==> flow/design.v <==
module hex_decoder(
	input [3:0] bin_in,
	output reg [6:0] hex_out
);
	always @(*) begin
		case (bin_in)
			4'h0: hex_out = 7'b1000000;  
			4'h1: hex_out = 7'b1111001;  
			4'h2: hex_out = 7'b0100100;  
			4'h3: hex_out = 7'b0110000;
			4'h4: hex_out = 7'b0011001;
			4'h5: hex_out = 7'b0010010;
			4'h6: hex_out = 7'b0000010;
			4'h7: hex_out = 7'b1111000;
			4'h8: hex_out = 7'b0000000;
			4'h9: hex_out = 7'b0010000;
			4'hA: hex_out = 7'b0001000;
			4'hB: hex_out = 7'b0000011;
			4'hC: hex_out = 7'b1000110;
			4'hD: hex_out = 7'b0100001;
			4'hE: hex_out = 7'b0000110;
			4'hF: hex_out = 7'b0001110;
			default: hex_out = 7'b1111111;  
		endcase
	end
endmodule
module top_rtc (
	input CLOCK_50,
	input [2:0] KEY,
	output [8:0] LEDG,  
	output [6:0] HEX0, HEX1, HEX2, HEX3, HEX4, HEX5
);
	reg [24:0] clk_counter;
	reg tick_1s;
	always @(posedge CLOCK_50) begin
		if (clk_counter == 25'd25000000) begin  
			tick_1s <= ~tick_1s;
			clk_counter <= 0;
		end else begin
			clk_counter <= clk_counter + 1;
		end
	end
	assign LEDG[8] = tick_1s;
	reg [5:0] sec, min;
	reg [4:0] hour;
	reg [1:0] h_sync, m_sync;
   always @(posedge CLOCK_50) begin
        h_sync <= {h_sync[0], ~KEY[2]};
        m_sync <= {m_sync[0], ~KEY[1]};
   end
	reg tick_reg;
	always @(posedge CLOCK_50) begin
			tick_reg <= tick_1s;
	end
	always @(posedge CLOCK_50 or negedge KEY[0]) begin
		if (!KEY[0]) begin
			{sec, min, hour} <= 0;
		end else begin
			if (tick_1s && !tick_reg) begin  
				if (sec == 59) begin
					sec <= 0;
					if (min == 59) begin
						min <= 0;
						hour <= (hour == 23) ? 0 : hour + 1;
					end else min <= min + 1;
				end else sec <= sec + 1;
			end
			if (h_sync == 2'b01)
				hour <= (hour == 23) ? 0 : hour + 1;
			if (m_sync == 2'b01)
				min <= (min == 59) ? 0 : min + 1;
		end
	end
	hex_decoder h0 (.bin_in(sec % 10), .hex_out(HEX0));
	hex_decoder h1 (.bin_in(sec / 10), .hex_out(HEX1));
	hex_decoder h2 (.bin_in(min % 10), .hex_out(HEX2));
	hex_decoder h3 (.bin_in(min / 10), .hex_out(HEX3));
	hex_decoder h4 (.bin_in(hour % 10), .hex_out(HEX4));
	hex_decoder h5 (.bin_in(hour / 10), .hex_out(HEX5));
endmodule
* Reports on top_rtc *
What the tools print for top_rtc, step after step.
Lines are those of the file above, counted from 1.
Library cell names are shortened.
The mark -- stands for no value.

inputs
  design top = top_rtc
  clock port = CLOCK_50
  cell library = sky130hd
  corner = tt_025C_1v80

* After elaboration *
Yosys after proc, flatten, opt, wreduce and memory -nomap, before mapping. Memory bits, and registers merged into a memory's read port (data or address), are not among the register bits. Print and check cells are not counted.
Memory sizes are those after Yosys's memory passes, which may raise the word count (mostly to a power of two), join words into wider ones and drop unused or constant bits.

storage and ports
  output and inout port bits = 51
  flip-flop bits (word level) = 48
  memory bits (read-only) = 672
  word-level cells = 53
  memories kept = 6
  input port bits = 4

cells by class
  equal/unequal tests = 6
  add/subtract/negate cells = 4
  reduce/logical cells = 9
  bitwise logic cells = 3
  divide/modulo/power cells = 6
  muxes and demuxes = 11

memory list
  name              words  bits a word  read ports  write ports  RTL line  source
  (name not given)  16     7            1           0            6         case (bin_in)
  (name not given)  16     7            1           0            6
  (name not given)  16     7            1           0            6
  (name not given)  16     7            1           0            6
  (name not given)  16     7            1           0            6
  (name not given)  16     7            1           0            6

operators by type and width
  cell                                                                    number
  6-bit by 4-bit divider with 32-bit output (second input constant)       2
  6-bit by 4-bit modulo with 32-bit output (second input constant)        2
  5-bit by 4-bit divider with 32-bit output (second input constant)       1
  5-bit by 4-bit modulo with 32-bit output (second input constant)        1
  6-bit 2-to-1 mux                                                        6
  25-bit by 1-bit adder with 25-bit output (second input constant)        1
  25-bit equality test (second input constant)                            1
  5-bit 2-to-1 mux                                                        5
  6-bit by 1-bit adder with 6-bit output (second input constant)          2
  6-bit equality test (second input constant)                             2
  2-bit nonzero test                                                      5
  5-bit by 1-bit adder with 5-bit output (second input constant)          1
  5-bit equality test (second input constant)                             1
  2-bit by 1-bit equality test with 1-bit output (second input constant)  2
  1-bit NOT                                                               3
  3-bit AND reduction                                                     1
  2-bit AND reduction                                                     1
  1-bit logical AND                                                       1
  1-bit logical NOT                                                       1

* Logic depth *
Depth = most cells in a row (Yosys ltp): at word level without a register or memory, in the mapped netlist without a sequential cell, where the memories' decode and read muxes count.

logic depth
  depth after elaboration = 6
  ABC_AREA = 0
  gate-level depth with buffers = 17
  depth with buffers taken out = 15

* After synthesis *
Source: synth_stat.txt of the flow (Yosys; design flattened, memories mapped). It holds for the ABC_AREA given above (unset counts as 0); a run with the other value may have another netlist.
Totals and module areas in this step are rounded.

cells by type
  cell     number  area in all (µm²)
  ha_1     53      663.136
  dfxtp_1  30      600.576
  dfrtp_1  17      425.408
  mux2i_1  22      220.211
  xnor2_1  20      175.168
  nand2_1  40      150.144
  nor2_1   39      146.39
  o21ai_0  25      125.12
  inv_1    33      123.869
  buf_4    16      120.115
  nand3_1  23      115.11
  xor2_1   12      105.101
  a21oi_1  13      65.062
  and3_1   10      62.56
  a21o_1   8       60.058
  mux2_2   5       56.304
  xnor2_4  2       55.053
  buf_6    4       45.043

Not listed: further types 70, cells in them 144.

synthesis totals
  buffer cells = 30
  area of sequential cells = 1056 µm²
  mapped cells = 516
  synthesis area = 4526 µm²
  flip-flops = 48

The figures by module come from a second, unflattened synthesis with its own total; it is not the netlist above.

unflattened totals
  cell total of the unflattened synthesis = 540
  area total of the unflattened synthesis = 4683 µm²

Each row is one instance without its submodules.

modules
  module       sequential area (µm²)  cells  instances  area (µm²)
  top_rtc      1056                   348    1          3032
  hex_decoder  0.0                    32     6          275.3

* Timing after synthesis *
Path of least setup slack by OpenSTA after synthesis, without wires, with an ideal clock, recovery checks aside; 20% of the period is set as input and as output delay. Where synthesis merged equal registers, the netlist keeps one of their names.

timing path post-synthesis
  kind = register to output
  from = register min[4]
  to = output HEX2[1]
  data required time = 5.648 ns
  delay of the path = 3.350 ns
  path buffers = 1
  arrival time = 3.350 ns
  setup slack = 2.298 ns
  clock period = 7.06 ns
  stages = 14
  launch time at the first pin = 0.000 ns
  output delay = 1.412 ns
  synthesis period reached = 4.762 ns

"delay of the path" = arrival - input delay + setup time.
A path that ends at an output port has no setup time.
"stages" counts driving pins, that of a launching flip-flop among them; a cell with two outputs on the path counts twice.
"synthesis period reached" = period - worst setup slack (recovery checks aside). The figure is calculated, with input and output delays left at 20% of the set period.
The rows between start and end are the longest chain of elaborated cells between them; the timing report does not say that the signal goes this way. Where chains are equally long, one stands for them.
A line is the first line of the expression or statement that the cell stems from. Yosys adds cells for indexed reads and writes and turns some case tables into memories.
A memory read counts as a cell of the chain, while the word-level depth stops at memories.
At most two assigning lines are given for a register; there are more.

between the ends, post-synthesis
  path through = dfrtp_1 > buf_6 > inv_1 > ha_1 > inv_1 > ha_1 > nand2b_1 > or4_1 > a31oi_2 > ha_1 > nor2b_1 > a211oi_2 > mux2_2 > o21ai_1
  length of the longest elaborated chain = 2
  elaborated cells on any way between the ends = 2
  RTL lines with such cells = 2
  classes of those cells = 1 x div; 1 x memory

RTL lines, path post-synthesis
  what                                      RTL line  source
  start, declared                           44        reg [5:0] sec, min;
  start, assigned                           65        end else min <= min + 1;
  start, assigned                           71        min <= (min == 59) ? 0 : min + 1;
  6-bit by 4-bit modulo with 32-bit output  76        hex_decoder h2 (.bin_in(min % 10), .hex_out(HEX2));
  memory read 16 x 7 bit                    6         case (bin_in)
  end, declared                             31        output [6:0] HEX0, HEX1, HEX2, HEX3, HEX4, HEX5

* Worst path after layout *
From the final timing report of record 1: the path of least setup slack in the routed layout; clock arrival at registers is part of the times.

timing path post-layout
  kind = register to output
  from = register min[3]
  to = output HEX2[1]
  setup slack = -0.07 ns
  path buffers = 2
  stages = 15
  arrival time = 4.07 ns
  clock period = 5.0 ns
  launch time at the first pin = 0.28 ns
  data required time = 4.00 ns
  output delay = 1.00 ns

The rows between start and end are the longest chain of elaborated cells between them; the timing report does not say that the signal goes this way. Where chains are equally long, one stands for them.
A memory read counts as a cell of the chain, while the word-level depth stops at memories.
At most two assigning lines are given for a register; there are more.

between the ends, post-layout
  path through = dfrtp_1 > inv_1 > ha_1 > inv_1 > ha_1 > nand2b_1 > or4_1 > a31oi_4 > ha_4 > nor2b_1 > a211oi_2 > buf_4 > mux2_2 > o21ai_1 > clkdlybuf4s50_1
  length of the longest elaborated chain = 2
  elaborated cells on any way between the ends = 2
  RTL lines with such cells = 2
  classes of those cells = 1 x div; 1 x memory

RTL lines, path post-layout
  what                                      RTL line  source
  start, declared                           44        reg [5:0] sec, min;
  start, assigned                           65        end else min <= min + 1;
  start, assigned                           71        min <= (min == 59) ? 0 : min + 1;
  6-bit by 4-bit modulo with 32-bit output  76        hex_decoder h2 (.bin_in(min % 10), .hex_out(HEX2));
  memory read 16 x 7 bit                    6         case (bin_in)
  end, declared                             31        output [6:0] HEX0, HEX1, HEX2, HEX3, HEX4, HEX5

Settings and measured results of 2 stored flow runs for module top_rtc (sky130hd), not sorted in any way. The constraints put input and output delay at 20% of the set period each and load the outputs with 0.01 pF.
By "achieved clock period" is meant the clock period of the run minus its worst setup slack. This is arithmetic on one report: input and output delays are still those of the set period (20% each).
"time used up by the worst setup path" means the part of the period allowed to the worst setup path (the constraints hold back 20% at inputs and 20% at outputs) less its slack; where the path has registers, the arrival times of their clocks count too.
"power consumption" rests on the timing tool's default activity at the inputs, not on a simulated workload.
The measured numbers are rounded.
A setting shown as n/a is not set for that run.

setting or result                          record 1            record 2
period_ns                                  5.0                 3.21
SETUP_SLACK_MARGIN                         -0.32               n/a
CAP_MARGIN                                 20                  20
CORE_MARGIN                                2                   2
CORE_UTILIZATION                           40                  52
SLEW_MARGIN                                20                  35
PLACE_DENSITY_LB_ADDON                     n/a                 0.17
HOLD_SLACK_MARGIN                          n/a                 0.2
GPL_TIMING_DRIVEN                          n/a                 1
GPL_ROUTABILITY_DRIVEN                     n/a                 1
CTS_CLUSTER_SIZE                           n/a                 47
MIN_ROUTING_LAYER                          n/a                 met1
chip area after synthesis (Yosys) (µm²)    4526                4526
die outline area (µm²)                     12180               9465
standard-cell area after layout (µm²)      5201                6678
utilization in the final report (%)        47.6                77.7
lowest setup slack (ns)                    -0.065              -0.582
total negative slack (ns)                  -0.065              -10.67
power consumption (uW)                     2954                6279
achieved clock period (ns)                 5.065               3.792
time used up by the worst setup path (ns)  4.07                3.15
class of the worst setup path              register to output  register to output
